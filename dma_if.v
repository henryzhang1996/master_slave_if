==> flow/design.v <==
module dma_if (
  input      [1:0]    peri_sel,
  output reg          dma_req,
  input               dma_gnt,
  output reg [31:0]   dma_addr,
  output reg          dma_we,
  output reg [31:0]   dma_wdata,
  input      [31:0]   dma_rdata,
  input               dma_rvalid,
  input               peri0_req,
  output reg          peri0_gnt,
  input      [31:0]   peri0_addr,
  input               peri0_we,
  input      [31:0]   peri0_wdata,
  output reg [31:0]   peri0_rdata,
  output reg          peri0_rvalid,
  input               peri1_req,
  output reg          peri1_gnt,
  input      [31:0]   peri1_addr,
  input               peri1_we,
  input      [31:0]   peri1_wdata,
  output reg [31:0]   peri1_rdata,
  output reg          peri1_rvalid,
  input               peri2_req,
  output reg          peri2_gnt,
  input      [31:0]   peri2_addr,
  input               peri2_we,
  input      [31:0]   peri2_wdata,
  output reg [31:0]   peri2_rdata,
  output reg          peri2_rvalid,
  input               peri3_req,
  output reg          peri3_gnt,
  input      [31:0]   peri3_addr,
  input               peri3_we,
  input      [31:0]   peri3_wdata,
  output reg [31:0]   peri3_rdata,
  output reg          peri3_rvalid,
  input               clk,
  input               reset 
);
  reg                 peri0_req_regNext;
  reg                 peri0_we_regNext;
  reg        [31:0]   peri0_addr_regNext;
  reg        [31:0]   peri0_wdata_regNext;
  reg                 dma_gnt_regNext;
  reg        [31:0]   dma_rdata_regNextWhen;
  reg                 dma_rvalid_regNext;
  reg                 peri1_req_regNext;
  reg                 peri1_we_regNext;
  reg        [31:0]   peri1_addr_regNext;
  reg        [31:0]   peri1_wdata_regNext;
  reg                 dma_gnt_regNext_1_;
  reg        [31:0]   dma_rdata_regNextWhen_1_;
  reg                 dma_rvalid_regNext_1_;
  reg                 peri2_req_regNext;
  reg                 peri2_we_regNext;
  reg        [31:0]   peri2_addr_regNext;
  reg        [31:0]   peri2_wdata_regNext;
  reg                 dma_gnt_regNext_2_;
  reg        [31:0]   dma_rdata_regNextWhen_2_;
  reg                 dma_rvalid_regNext_2_;
  reg                 peri3_req_regNext;
  reg                 peri3_we_regNext;
  reg        [31:0]   peri3_addr_regNext;
  reg        [31:0]   peri3_wdata_regNext;
  reg                 dma_gnt_regNext_3_;
  reg        [31:0]   dma_rdata_regNextWhen_3_;
  reg                 dma_rvalid_regNext_3_;
  always @ (*) begin
    peri0_gnt = 1'b0;
    case(peri_sel)
      2'b00 : begin
        peri0_gnt = dma_gnt_regNext;
      end
      2'b01 : begin
      end
      2'b10 : begin
      end
      default : begin
      end
    endcase
  end
  always @ (*) begin
    peri0_rdata = 32'h0;
    case(peri_sel)
      2'b00 : begin
        peri0_rdata = dma_rdata_regNextWhen;
      end
      2'b01 : begin
      end
      2'b10 : begin
      end
      default : begin
      end
    endcase
  end
  always @ (*) begin
    peri0_rvalid = 1'b0;
    case(peri_sel)
      2'b00 : begin
        peri0_rvalid = dma_rvalid_regNext;
      end
      2'b01 : begin
      end
      2'b10 : begin
      end
      default : begin
      end
    endcase
  end
  always @ (*) begin
    peri1_gnt = 1'b0;
    case(peri_sel)
      2'b00 : begin
      end
      2'b01 : begin
        peri1_gnt = dma_gnt_regNext_1_;
      end
      2'b10 : begin
      end
      default : begin
      end
    endcase
  end
  always @ (*) begin
    peri1_rdata = 32'h0;
    case(peri_sel)
      2'b00 : begin
      end
      2'b01 : begin
        peri1_rdata = dma_rdata_regNextWhen_1_;
      end
      2'b10 : begin
      end
      default : begin
      end
    endcase
  end
  always @ (*) begin
    peri1_rvalid = 1'b0;
    case(peri_sel)
      2'b00 : begin
      end
      2'b01 : begin
        peri1_rvalid = dma_rvalid_regNext_1_;
      end
      2'b10 : begin
      end
      default : begin
      end
    endcase
  end
  always @ (*) begin
    peri2_gnt = 1'b0;
    case(peri_sel)
      2'b00 : begin
      end
      2'b01 : begin
      end
      2'b10 : begin
        peri2_gnt = dma_gnt_regNext_2_;
      end
      default : begin
      end
    endcase
  end
  always @ (*) begin
    peri2_rdata = 32'h0;
    case(peri_sel)
      2'b00 : begin
      end
      2'b01 : begin
      end
      2'b10 : begin
        peri2_rdata = dma_rdata_regNextWhen_2_;
      end
      default : begin
      end
    endcase
  end
  always @ (*) begin
    peri2_rvalid = 1'b0;
    case(peri_sel)
      2'b00 : begin
      end
      2'b01 : begin
      end
      2'b10 : begin
        peri2_rvalid = dma_rvalid_regNext_2_;
      end
      default : begin
      end
    endcase
  end
  always @ (*) begin
    peri3_gnt = 1'b0;
    case(peri_sel)
      2'b00 : begin
      end
      2'b01 : begin
      end
      2'b10 : begin
      end
      default : begin
        peri3_gnt = dma_gnt_regNext_3_;
      end
    endcase
  end
  always @ (*) begin
    peri3_rdata = 32'h0;
    case(peri_sel)
      2'b00 : begin
      end
      2'b01 : begin
      end
      2'b10 : begin
      end
      default : begin
        peri3_rdata = dma_rdata_regNextWhen_3_;
      end
    endcase
  end
  always @ (*) begin
    peri3_rvalid = 1'b0;
    case(peri_sel)
      2'b00 : begin
      end
      2'b01 : begin
      end
      2'b10 : begin
      end
      default : begin
        peri3_rvalid = dma_rvalid_regNext_3_;
      end
    endcase
  end
  always @ (*) begin
    case(peri_sel)
      2'b00 : begin
        dma_req = peri0_req_regNext;
      end
      2'b01 : begin
        dma_req = peri1_req_regNext;
      end
      2'b10 : begin
        dma_req = peri2_req_regNext;
      end
      default : begin
        dma_req = peri3_req_regNext;
      end
    endcase
  end
  always @ (*) begin
    case(peri_sel)
      2'b00 : begin
        dma_we = peri0_we_regNext;
      end
      2'b01 : begin
        dma_we = peri1_we_regNext;
      end
      2'b10 : begin
        dma_we = peri2_we_regNext;
      end
      default : begin
        dma_we = peri3_we_regNext;
      end
    endcase
  end
  always @ (*) begin
    case(peri_sel)
      2'b00 : begin
        dma_addr = peri0_addr_regNext;
      end
      2'b01 : begin
        dma_addr = peri1_addr_regNext;
      end
      2'b10 : begin
        dma_addr = peri2_addr_regNext;
      end
      default : begin
        dma_addr = peri3_addr_regNext;
      end
    endcase
  end
  always @ (*) begin
    case(peri_sel)
      2'b00 : begin
        dma_wdata = peri0_wdata_regNext;
      end
      2'b01 : begin
        dma_wdata = peri1_wdata_regNext;
      end
      2'b10 : begin
        dma_wdata = peri2_wdata_regNext;
      end
      default : begin
        dma_wdata = peri3_wdata_regNext;
      end
    endcase
  end
  always @ (posedge clk or posedge reset) begin
    if (reset) begin
      peri0_req_regNext <= 1'b0;
      peri0_we_regNext <= 1'b0;
      peri0_addr_regNext <= 32'h0;
      peri0_wdata_regNext <= 32'h0;
      dma_gnt_regNext <= 1'b0;
      dma_rdata_regNextWhen <= 32'h0;
      dma_rvalid_regNext <= 1'b0;
    end else begin
      peri0_req_regNext <= peri0_req;
      if(dma_gnt)begin
        peri0_req_regNext <= 1'b0;
      end
      peri0_we_regNext <= peri0_we;
      peri0_addr_regNext <= peri0_addr;
      peri0_wdata_regNext <= peri0_wdata;
      dma_gnt_regNext <= dma_gnt;
      if((dma_rvalid == 1'b1))begin
        dma_rdata_regNextWhen <= dma_rdata;
      end
      dma_rvalid_regNext <= dma_rvalid;
    end
  end
  always @ (posedge clk or posedge reset) begin
    if (reset) begin
      peri1_req_regNext <= 1'b0;
      peri1_we_regNext <= 1'b0;
      peri1_addr_regNext <= 32'h0;
      peri1_wdata_regNext <= 32'h0;
      dma_gnt_regNext_1_ <= 1'b0;
      dma_rdata_regNextWhen_1_ <= 32'h0;
      dma_rvalid_regNext_1_ <= 1'b0;
    end else begin
      peri1_req_regNext <= peri1_req;
      if(dma_gnt)begin
        peri1_req_regNext <= 1'b0;
      end
      peri1_we_regNext <= peri1_we;
      peri1_addr_regNext <= peri1_addr;
      peri1_wdata_regNext <= peri1_wdata;
      dma_gnt_regNext_1_ <= dma_gnt;
      if((dma_rvalid == 1'b1))begin
        dma_rdata_regNextWhen_1_ <= dma_rdata;
      end
      dma_rvalid_regNext_1_ <= dma_rvalid;
    end
  end
  always @ (posedge clk or posedge reset) begin
    if (reset) begin
      peri2_req_regNext <= 1'b0;
      peri2_we_regNext <= 1'b0;
      peri2_addr_regNext <= 32'h0;
      peri2_wdata_regNext <= 32'h0;
      dma_gnt_regNext_2_ <= 1'b0;
      dma_rdata_regNextWhen_2_ <= 32'h0;
      dma_rvalid_regNext_2_ <= 1'b0;
    end else begin
      peri2_req_regNext <= peri2_req;
      if(dma_gnt)begin
        peri2_req_regNext <= 1'b0;
      end
      peri2_we_regNext <= peri2_we;
      peri2_addr_regNext <= peri2_addr;
      peri2_wdata_regNext <= peri2_wdata;
      dma_gnt_regNext_2_ <= dma_gnt;
      if((dma_rvalid == 1'b1))begin
        dma_rdata_regNextWhen_2_ <= dma_rdata;
      end
      dma_rvalid_regNext_2_ <= dma_rvalid;
    end
  end
  always @ (posedge clk or posedge reset) begin
    if (reset) begin
      peri3_req_regNext <= 1'b0;
      peri3_we_regNext <= 1'b0;
      peri3_addr_regNext <= 32'h0;
      peri3_wdata_regNext <= 32'h0;
      dma_gnt_regNext_3_ <= 1'b0;
      dma_rdata_regNextWhen_3_ <= 32'h0;
      dma_rvalid_regNext_3_ <= 1'b0;
    end else begin
      peri3_req_regNext <= peri3_req;
      if(dma_gnt)begin
        peri3_req_regNext <= 1'b0;
      end
      peri3_we_regNext <= peri3_we;
      peri3_addr_regNext <= peri3_addr;
      peri3_wdata_regNext <= peri3_wdata;
      dma_gnt_regNext_3_ <= dma_gnt;
      if((dma_rvalid == 1'b1))begin
        dma_rdata_regNextWhen_3_ <= dma_rdata;
      end
      dma_rvalid_regNext_3_ <= dma_rvalid;
    end
  end
endmodule
# Step by step through the tools: dma_if
# Tool output for the design above, in the order of the flow.
# Lines are those of the file above, counted from 1.
# Operators: Yosys type, input widths -> output width; for muxes data width and select width s.
# The mark -- stands for no value.
[design] top="dma_if" clock_port="clk" cell_library="sky130hd" pvt_corner="tt_025C_1v80"

# After elaboration
# Source: Yosys, flattened and elaborated, memories not mapped. Widths are those after wreduce; folded enables and synchronous resets count as part of the registers. Registers that Yosys merges into a memory's read port (data or address) are not register bits. Print and check cells do not count. Equal cells are merged and count once.
[word_totals] input_bits=302 output_inout_bits=202 reg_bits=298 word_cells=43
[classes] mux=20 reduce_and_logical=2 n_eq=2
[ops] op="$pmux 32 s3" count=2
[ops] op="$mux 32" count=4
[ops] op="$mux 1" count=12
[ops] op="$pmux 1 s3" count=2
[ops] op="$reduce_or 3->1" count=1
[ops] op="$eq 2x1->1 const B" count=1
[ops] op="$eq 2x2->1 const B" count=1
[ops] op="$logic_not 2->1" count=1

# Longest topological paths
# Depth = most cells in a row (Yosys ltp): at word level without a register or memory, in the mapped netlist without a sequential cell, where the memories' decode and read muxes count.
[depth] word_depth=3 abc_area=0 mapped_depth=4 mapped_depth_nobuf=1

# After synthesis
# Yosys stat after the flow's synthesis: flattened, memories mapped to cells. It holds for the ABC_AREA given above (unset counts as 0); a run with the other value may have another netlist.
# The area totals of this step are shown rounded.
[synth_totals] n_buf=48 mapped_area_um2=10640 ff_cells=298 cells=585 sequential_area_um2=7457
[types] cell="sky130_fd_sc_hd__dfrtp_1" count=298 area_total_um2=7.46E+03
[types] cell="sky130_fd_sc_hd__mux4_2" count=66 area_total_um2=1.49E+03
[types] cell="sky130_fd_sc_hd__and3b_1" count=68 area_total_um2=595.571
[types] cell="sky130_fd_sc_hd__mux2_2" count=30 area_total_um2=337.824
[types] cell="sky130_fd_sc_hd__nor3b_1" count=34 area_total_um2=255.245
[types] cell="sky130_fd_sc_hd__and3_1" count=34 area_total_um2=212.704
[types] cell="sky130_fd_sc_hd__clkbuf_1" count=24 area_total_um2=90.086
[types] cell="sky130_fd_sc_hd__buf_2" count=16 area_total_um2=80.077
[types] cell="sky130_fd_sc_hd__buf_6" count=5 area_total_um2=56.304
[types] cell="sky130_fd_sc_hd__nor2b_1" count=4 area_total_um2=25.024
[types] cell="sky130_fd_sc_hd__mux2_1" count=2 area_total_um2=22.522
[types] cell="sky130_fd_sc_hd__buf_4" count=2 area_total_um2=15.014
[types] cell="sky130_fd_sc_hd__clkbuf_2" count=1 area_total_um2=5.005
[types] cell="sky130_fd_sc_hd__inv_1" count=1 area_total_um2=3.754

# Timing after synthesis
# OpenSTA on the mapped netlist: ideal clock, no wires. The path of least setup slack (recovery checks aside). Input and output delay are each 20% of the period. Register names are those of the netlist, which keeps one name where synthesis merged equal registers.
[synth_path] kind="input to output" from="in peri_sel[0]" to="out dma_addr[0]" launch_ps=434 output_delay_ps=434 setup_slack_ps=453 t_arrival_ps=1283 tclk_ps=2170 required_ps=1736 path_stages=3 n_path_buf=2 in_delay_ps=434 path_delay_ps=849 synth_period_reached_ps=1717
# "path_delay_ps" is the arrival time less input delay plus setup time.
# At an output port there is no setup time.
# "path_stages": output pins that drive a net of the path, with the launching flip-flop's if there is one; two outputs of one cell count as two.
# "synth_period_reached_ps" = period - worst setup slack (recovery checks aside). The figure is calculated, with input and output delays left at 20% of the set period.
# Between the ends stands the longest chain of elaborated cells between them, by number of cells; it is not shown to be the way that was timed. Of several equally long chains one is given.
# A line is the first line of the expression or statement that the cell stems from. Yosys adds cells for indexed reads and writes and turns some case tables into memories.
[synth_between] path_cell_list="sky130_fd_sc_hd__buf_6 > sky130_fd_sc_hd__buf_6 > sky130_fd_sc_hd__mux4_2" elab_chain_len=2 cells_between=4 cone_classes="2 x eq/ne; 1 x mux; 1 x reduce/logical"
[synth_rtl] item="start: declaration" line_no=2 rtl="input      [1:0]    peri_sel,"
[synth_rtl] item="$eq 2x2->1" line_no=270 rtl="case(peri_sel)"
[synth_rtl] item="$pmux 32 s3" line_no=270
[synth_rtl] item="end: declaration" line_no=5 rtl="output reg [31:0]   dma_addr,"

# Timing after layout
# Path of least setup slack in the final report of flow run A (OpenROAD, finished layout, wires in). Where an end is a register, its clock arrival counts in the times.
# The path's times are printed in steps of 10 ps; the period is the one set.
[layout_path] kind="register to output" from="reg peri2_addr_regNext[7]" to="out dma_addr[7]" n_path_buf=1 tclk_ps=2240 output_delay_ps=450 setup_slack_ps=160 launch_ps=560 t_arrival_ps=1630 path_stages=3 required_ps=1790
# Between the ends stands the longest chain of elaborated cells between them, by number of cells; it is not shown to be the way that was timed. Of several equally long chains one is given.
[layout_between] path_cell_list="sky130_fd_sc_hd__dfrtp_1 > sky130_fd_sc_hd__mux4_2 > sky130_fd_sc_hd__buf_6" elab_chain_len=1 cells_between=1 cone_lines=1 cone_classes="1 x mux"
[layout_rtl] item="start: declaration" line_no=57 rtl="reg        [31:0]   peri2_addr_regNext;"
[layout_rtl] item="start: assignment" line_no=353 rtl="peri2_addr_regNext <= 32'h0;"
[layout_rtl] item="start: assignment" line_no=364 rtl="peri2_addr_regNext <= peri2_addr;"
[layout_rtl] item="$pmux 32 s3" line_no=270 rtl="case(peri_sel)"
[layout_rtl] item="end: declaration" line_no=5 rtl="output reg [31:0]   dma_addr,"

# Module dma_if, platform sky130hd: 2 stored runs of the flow (Yosys, OpenROAD) with differing settings, in no particular order. Input and output delays are each 20% of the period that was set; the output load is 0.01 pF.
# "achieved_period_ps" is the run's clock period less its worst setup slack. It is reckoned from that one timing run; input and output delays stay at 20% of the period that was set.
# "worst_path_ps" = time allowed to the worst setup path (clock period - input delay - output delay, where it has them) - its slack; a late launch clock adds to it, a late capture clock takes from it.
# "worst_path_ps" is given in steps of 10 ps.
# The results are shown rounded.
run="flow run A" settings period_ns=2.24 CORE_UTILIZATION=30 SETUP_SLACK_MARGIN=0.46 HOLD_SLACK_MARGIN=0.03 CORE_MARGIN=4 CELL_PAD_IN_SITES_DETAIL_PLACEMENT=1 TNS_END_PERCENT=90 CTS_CLUSTER_SIZE=42 SLEW_MARGIN=5 CAP_MARGIN=20
run="flow run A" results utilization_frac=0.542 layout_stdcell_area_um2=18860 synth_chip_area_um2=10640 achieved_period_ps=2080 final_setup_ws_ps=160 worst_path_ps=1630 critical_path_kind="register to output" die_area_um2=38550 worst_hold_slack_ps=315
run="flow run B" settings period_ns=2.13 CORE_UTILIZATION=66 HOLD_SLACK_MARGIN=0.11 CORE_MARGIN=8 CELL_PAD_IN_SITES_GLOBAL_PLACEMENT=3 ABC_AREA=0 CTS_CLUSTER_DIAMETER=80 SLEW_MARGIN=30 MIN_ROUTING_LAYER="met1" MAX_ROUTING_LAYER="met4" CAP_MARGIN=20
run="flow run B" outcome="unfinished; error GPL-0301 in placement"
